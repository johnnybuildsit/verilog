==> flow/design.v <==
module binary_to_7Seg (
    input i_Clk,
    input [3:0] i_Binary_Num,
    output o_Seg_A,
    output o_Seg_B,
    output o_Seg_C,
    output o_Seg_D,
    output o_Seg_E,
    output o_Seg_F,
    output o_Seg_G);
reg [6:0] r_num_encoding = 7'b0000000;
always @(posedge i_Clk) begin
    case (i_Binary_Num)
        4'b0000: r_num_encoding <= 7'b1111110;  
        4'b0001: r_num_encoding <= 7'b0110000;  
        4'b0010: r_num_encoding <= 7'b1101101;  
        4'b0011: r_num_encoding <= 7'b1111001;  
        4'b0100: r_num_encoding <= 7'b0110011;  
        4'b0101: r_num_encoding <= 7'b1011011;  
        4'b0110: r_num_encoding <= 7'b1011111;  
        4'b0111: r_num_encoding <= 7'b1110000;  
        4'b1000: r_num_encoding <= 7'b1111111;  
        4'b1001: r_num_encoding <= 7'b1110011;  
        4'b1010: r_num_encoding <= 7'b0000001;  
        4'b1011: r_num_encoding <= 7'b0000001;  
        4'b1100: r_num_encoding <= 7'b0000001;  
        4'b1101: r_num_encoding <= 7'b0000001;  
        4'b1110: r_num_encoding <= 7'b0000001;  
        4'b1111: r_num_encoding <= 7'b0000001;  
        default: r_num_encoding <= 7'b1111111;  
    endcase
end
assign o_Seg_A = r_num_encoding[6];
assign o_Seg_B = r_num_encoding[5];
assign o_Seg_C = r_num_encoding[4];
assign o_Seg_D = r_num_encoding[3];
assign o_Seg_E = r_num_encoding[2];
assign o_Seg_F = r_num_encoding[1];
assign o_Seg_G = r_num_encoding[0];
endmodule
module counter_7Seg (
  input i_Clk,
  input i_Switch_1,
  output o_Segment2_A,
  output o_Segment2_B,
  output o_Segment2_C,
  output o_Segment2_D,
  output o_Segment2_E,
  output o_Segment2_F,
  output o_Segment2_G);
  wire w_switch;
  wire w_Segment2_A;
  wire w_Segment2_B;
  wire w_Segment2_C;
  wire w_Segment2_D;
  wire w_Segment2_E;
  wire w_Segment2_F;
  wire w_Segment2_G;
  reg r_switch = 1'b0;
  reg [3:0] r_counter = 4'b0000;
  debounce_switch debouncer(
    .i_Clk(i_Clk),
    .i_Switch(i_Switch_1),
    .o_Switch(w_switch)
  );
  always @(posedge i_Clk) begin
    r_switch <= w_switch;
    if (w_switch == 1'b1 && r_switch == 1'b0) begin
      if (r_counter == 9) begin
        r_counter <= 0;
      end else begin
        r_counter <= r_counter + 1;
      end
    end
  end
  binary_to_7Seg decoder(
    .i_Clk(i_Clk),
    .i_Binary_Num(r_counter),
    .o_Seg_A(w_Segment2_A),
    .o_Seg_B(w_Segment2_B),
    .o_Seg_C(w_Segment2_C),
    .o_Seg_D(w_Segment2_D),
    .o_Seg_E(w_Segment2_E),
    .o_Seg_F(w_Segment2_F),
    .o_Seg_G(w_Segment2_G)
  );
  assign o_Segment2_A = ~w_Segment2_A;
  assign o_Segment2_B = ~w_Segment2_B;
  assign o_Segment2_C = ~w_Segment2_C;
  assign o_Segment2_D = ~w_Segment2_D;
  assign o_Segment2_E = ~w_Segment2_E;
  assign o_Segment2_F = ~w_Segment2_F;
  assign o_Segment2_G = ~w_Segment2_G;
endmodule
module debounce_switch(
  input i_Clk,
  input i_Switch,
  output o_Switch);
  parameter DEBOUNCE_COUNT = 250000;
  reg r_switch = 1'b0;
  reg [17:0] r_count = 0; 
  always @(posedge i_Clk) begin
    if (i_Switch != r_switch && r_count < DEBOUNCE_COUNT) begin
      r_count <= r_count + 1;
    end else if (r_count ==  DEBOUNCE_COUNT) begin
      r_switch <= i_Switch;
      r_count <= 0;
    end else begin
      r_count <= 0;
    end
  end
  assign o_Switch = r_switch;
endmodule
## Step by step through the tools: counter_7Seg

The steps from the RTL of counter_7Seg to its reports follow in flow order.
Line numbers count from 1 in the design file above.
Cell names lack the library's common part.
A cell with n/a has no value.

- Top module: counter_7Seg
- Clock input: i_Clk
- Standard-cell library: sky130hd
- Library corner: tt_025C_1v80

## After elaboration

Source: Yosys, flattened and elaborated, memories not mapped. Widths are those after wreduce. Registers that Yosys merges into a memory's read port (data or address) are not register bits. Print and check cells do not count. Equal cells are merged and count once.
Yosys's memory passes give these memory sizes; they may raise the number of words (mostly to a power of two), join words into wider ones and drop unused or constant bits.

- Clocked read ports x word width: 7
- Register bits: 24
- Memory cells: 1
- Bits of input ports: 2
- Memory bits (read-only): 112
- Word-level cells: 23
- Output and inout port bits: 7

- Add/sub/neg operators: 2
- Reductions and logical operators: 3
- Magnitude comparators: 1
- Bitwise logic cells: 9
- Equality and inequality tests: 3

Memories:

| name | depth | width | read ports | wr ports | RTL line | source |
|---|---|---|---|---|---|---|
| (name not given) | 16 | 7 | 1 | 0 | 13 | `case (i_Binary_Num)` |

Operators with widths:

| kind | number |
|---|---|
| adder 18 x 1 -> 18 bit (second input constant) | 1 |
| < comparator 18 bit (second input constant) | 1 |
| == test 18 bit (second input constant) | 1 |
| NOT 1 bit | 9 |
| adder 4 x 1 -> 4 bit (second input constant) | 1 |
| == test 4 bit (second input constant) | 1 |
| logical AND 1 bit | 2 |
| AND reduction 2 bit | 1 |
| != test 1 bit | 1 |

## Logic depth

Longest topological path by Yosys (ltp), each cell counted once; first at word level (registers and memories cut), then after technology mapping (sequential cells cut; the memories' decode and read muxes count).

- Depth after elaboration: 4
- ABC_AREA: 0
- Mapped depth: 6
- Depth with buffers taken out: 6

## Mapped cells and area

Yosys stat after the flow's synthesis: flattened, memories mapped to cells. It holds for the ABC_AREA given above (unset counts as 0); a run with the other value may have another netlist.

- Mapped area: 1506.4 um2
- Buffers: 6
- Cells in the netlist: 166
- Area of sequential cells: 670.6 um2
- Flip-flop cells: 31

Cells by type:

| type | number | total area (um2) |
|---|---|---|
| dfxtp_1 | 26 | 520.499 |
| edfxtp_1 | 5 | 150.144 |
| ha_1 | 9 | 112.608 |
| xnor2_1 | 11 | 96.342 |
| nor2_1 | 24 | 90.086 |
| inv_1 | 16 | 60.058 |
| nand3_1 | 12 | 60.058 |
| nor4_1 | 8 | 50.048 |
| xor2_1 | 5 | 43.792 |
| o21ai_0 | 8 | 40.038 |
| nand2_1 | 8 | 30.029 |
| nand4_4 | 1 | 21.27 |
| o31ai_4 | 1 | 21.27 |
| nor3_1 | 4 | 20.019 |
| nand4_1 | 3 | 18.768 |
| a21oi_1 | 3 | 15.014 |
| o31ai_1 | 2 | 15.014 |
| nand4_2 | 1 | 12.512 |

Not listed: further types 15, cells in them 19.
The figures by module come from a second, unflattened synthesis with its own total; it is not the netlist above.

- Cells (unflattened synthesis): 166
- Area total of the unflattened synthesis: 1520.2 um2

Each row is one instance without its submodules.

By module:

| module | sequential area (um2) | cells | instances | area (um2) |
|---|---|---|---|---|
| debounce_switch | 390.4 | 102 | 1 | 887.1 |
| binary_to_7Seg | 140.1 | 38 | 1 | 354.1 |
| counter_7Seg | 140.1 | 26 | 1 | 279.0 |

## Timing after synthesis

Path of least setup slack by OpenSTA after synthesis, without wires, with an ideal clock, recovery checks aside; 20% of the period is set as input and as output delay. Where synthesis merged equal registers, the netlist keeps one of their names.

- Kind: flip-flop to flip-flop
- Start point: register debouncer.r_count[0]
- End point: register debouncer.r_switch
- Clock period: 1910 ps
- Path delay: 1422 ps
- Data arrival time: 1096 ps
- Setup slack: 487 ps
- Library setup time: 326 ps
- Driving pins on the path: 7
- Buffers on the path: 0
- Time at the first pin: 0 ps
- Data required time: 1584 ps
- Period reached after synthesis: 1423 ps

"path delay" is the arrival time less input delay plus setup time.
"driving pins on the path": output pins that drive a net of the path, with the launching flip-flop's if there is one; two outputs of one cell count as two.
"period reached after synthesis" = period - worst setup slack (recovery checks aside). The figure is calculated, with input and output delays left at 20% of the set period.
The rows between start and end are the longest chain of elaborated cells between them; the timing report does not say that the signal goes this way. Where chains are equally long, one stands for them.
Each line given opens the expression or statement behind the cell; cells for indexed reads and writes are added by Yosys, which also makes memories of some case tables.
At most two assigning lines are given for a register; there are more.

- Cells stage by stage: dfxtp_1 -> inv_1 -> ha_1 -> nand4b_1 -> nor3_1 -> nand3_1 -> nor4_1
- Length of the longest elaborated chain: 4
- Elaborated cells on any way between the ends: 5
- Source lines of those cells: 2
- Those cells by class: compare: 1; eq/ne: 1; logic: 1; reduce/logical: 2

Ends and longest elaborated chain, after synthesis:

| element | RTL line | source |
|---|---|---|
| start, declared | 101 | `reg [17:0] r_count = 0;` |
| start, assigned | 104 | `r_count <= r_count + 1;` |
| start, assigned | 107 | `r_count <= 0;` |
| < comparator 18 bit | 103 | `if (i_Switch != r_switch && r_count < DEBOUNCE_COUNT) begin` |
| logical AND 1 bit | 103 |  |
| NOT 1 bit | n/a |  |
| AND reduction 2 bit | n/a |  |
| end, assigned | 106 | `r_switch <= i_Switch;` |
| end, declared | 100 | `reg r_switch = 1'b0;` |

## Timing after layout

From the final timing report of entry A: the path of least setup slack in the routed layout; clock arrival at registers is part of the times.
The path's times are printed in steps of 10 ps; the period is the one set.

- Kind: flip-flop to flip-flop
- Start point: register debouncer.r_count[1]
- End point: register debouncer.r_count[10]
- Buffers on the path: 0
- Time at the first pin: 330 ps
- Data required time: 1600 ps
- Setup slack: -100 ps
- Driving pins on the path: 6
- Data arrival time: 1700 ps
- Clock period: 1350 ps
- Library setup time: 90 ps

The rows between start and end are the longest chain of elaborated cells between them; the timing report does not say that the signal goes this way. Where chains are equally long, one stands for them.
At most two assigning lines are given for a register; there are more.

- Cells stage by stage: dfxtp_2 -> ha_2 -> inv_1 -> nor4_2 -> xnor2_1 -> nor2_1
- Length of the longest elaborated chain: 2
- Elaborated cells on any way between the ends: 3
- Source lines of those cells: 2
- Those cells by class: add/sub: 1; compare: 1; reduce/logical: 1

Ends and longest elaborated chain, after layout:

| element | RTL line | source |
|---|---|---|
| start, declared | 101 | `reg [17:0] r_count = 0;` |
| start, assigned | 104 | `r_count <= r_count + 1;` |
| start, assigned | 107 | `r_count <= 0;` |
| < comparator 18 bit | 103 | `if (i_Switch != r_switch && r_count < DEBOUNCE_COUNT) begin` |
| logical AND 1 bit | 103 |  |
| end, assigned | 104 |  |
| end, assigned | 107 |  |
| end, declared | 101 |  |

# Flow runs of counter_7Seg

Top module counter_7Seg; platform sky130hd; tools Yosys and OpenROAD; 2 stored runs in no particular order. Input and output delays are each 20% of the period that was set; the output load is 0.01 pF.
By "critical path time" is meant the share of the clock period that the worst setup path is allowed (20% is reserved at inputs, 20% at outputs), minus its slack. Clock arrival times at its registers enter into it.
"total power of the final layout": no workload was simulated; the value follows from the tool's default switching activity.
"critical path time" is known to 10 ps.

### Entry A

Settings: `period_ns=1.35`, `CORE_UTILIZATION=54`, `SETUP_SLACK_MARGIN=0.26`, `PLACE_DENSITY_LB_ADDON=0.22`, `TNS_END_PERCENT=70`, `GPL_TIMING_DRIVEN=0`, `CAP_MARGIN=30`, `CORE_MARGIN=2`, `SLEW_MARGIN=20`

- Yosys chip area after synthesis: 1506.4 um2
- Standard-cell area after routing: 2180.8 um2
- Die outline area: 3227.9 um2
- Critical path time: 1450 ps
- Kind of the worst setup path: flip-flop to flip-flop
- Total power of the final layout: 1552 µW
- Setup slack of the critical path: -101 ps
- Smallest hold slack: 424 ps

### Entry B

Settings: `period_ns=1.95`, `CORE_UTILIZATION=15`, `PLACE_DENSITY_LB_ADDON=0.2`, `CELL_PAD_IN_SITES_GLOBAL_PLACEMENT=1`, `GPL_TIMING_DRIVEN=0`, `GPL_ROUTABILITY_DRIVEN=0`, `CAP_MARGIN=20`, `CORE_MARGIN=2`, `SLEW_MARGIN=20`

- Yosys chip area after synthesis: 1506.4 um2
- Standard-cell area after routing: 1853.0 um2
- Die outline area: 10860.8 um2
- Critical path time: 1670 ps
- Kind of the worst setup path: flip-flop to flip-flop
- Total power of the final layout: 1258 µW
- Setup slack of the critical path: 279 ps
- Smallest hold slack: 412 ps
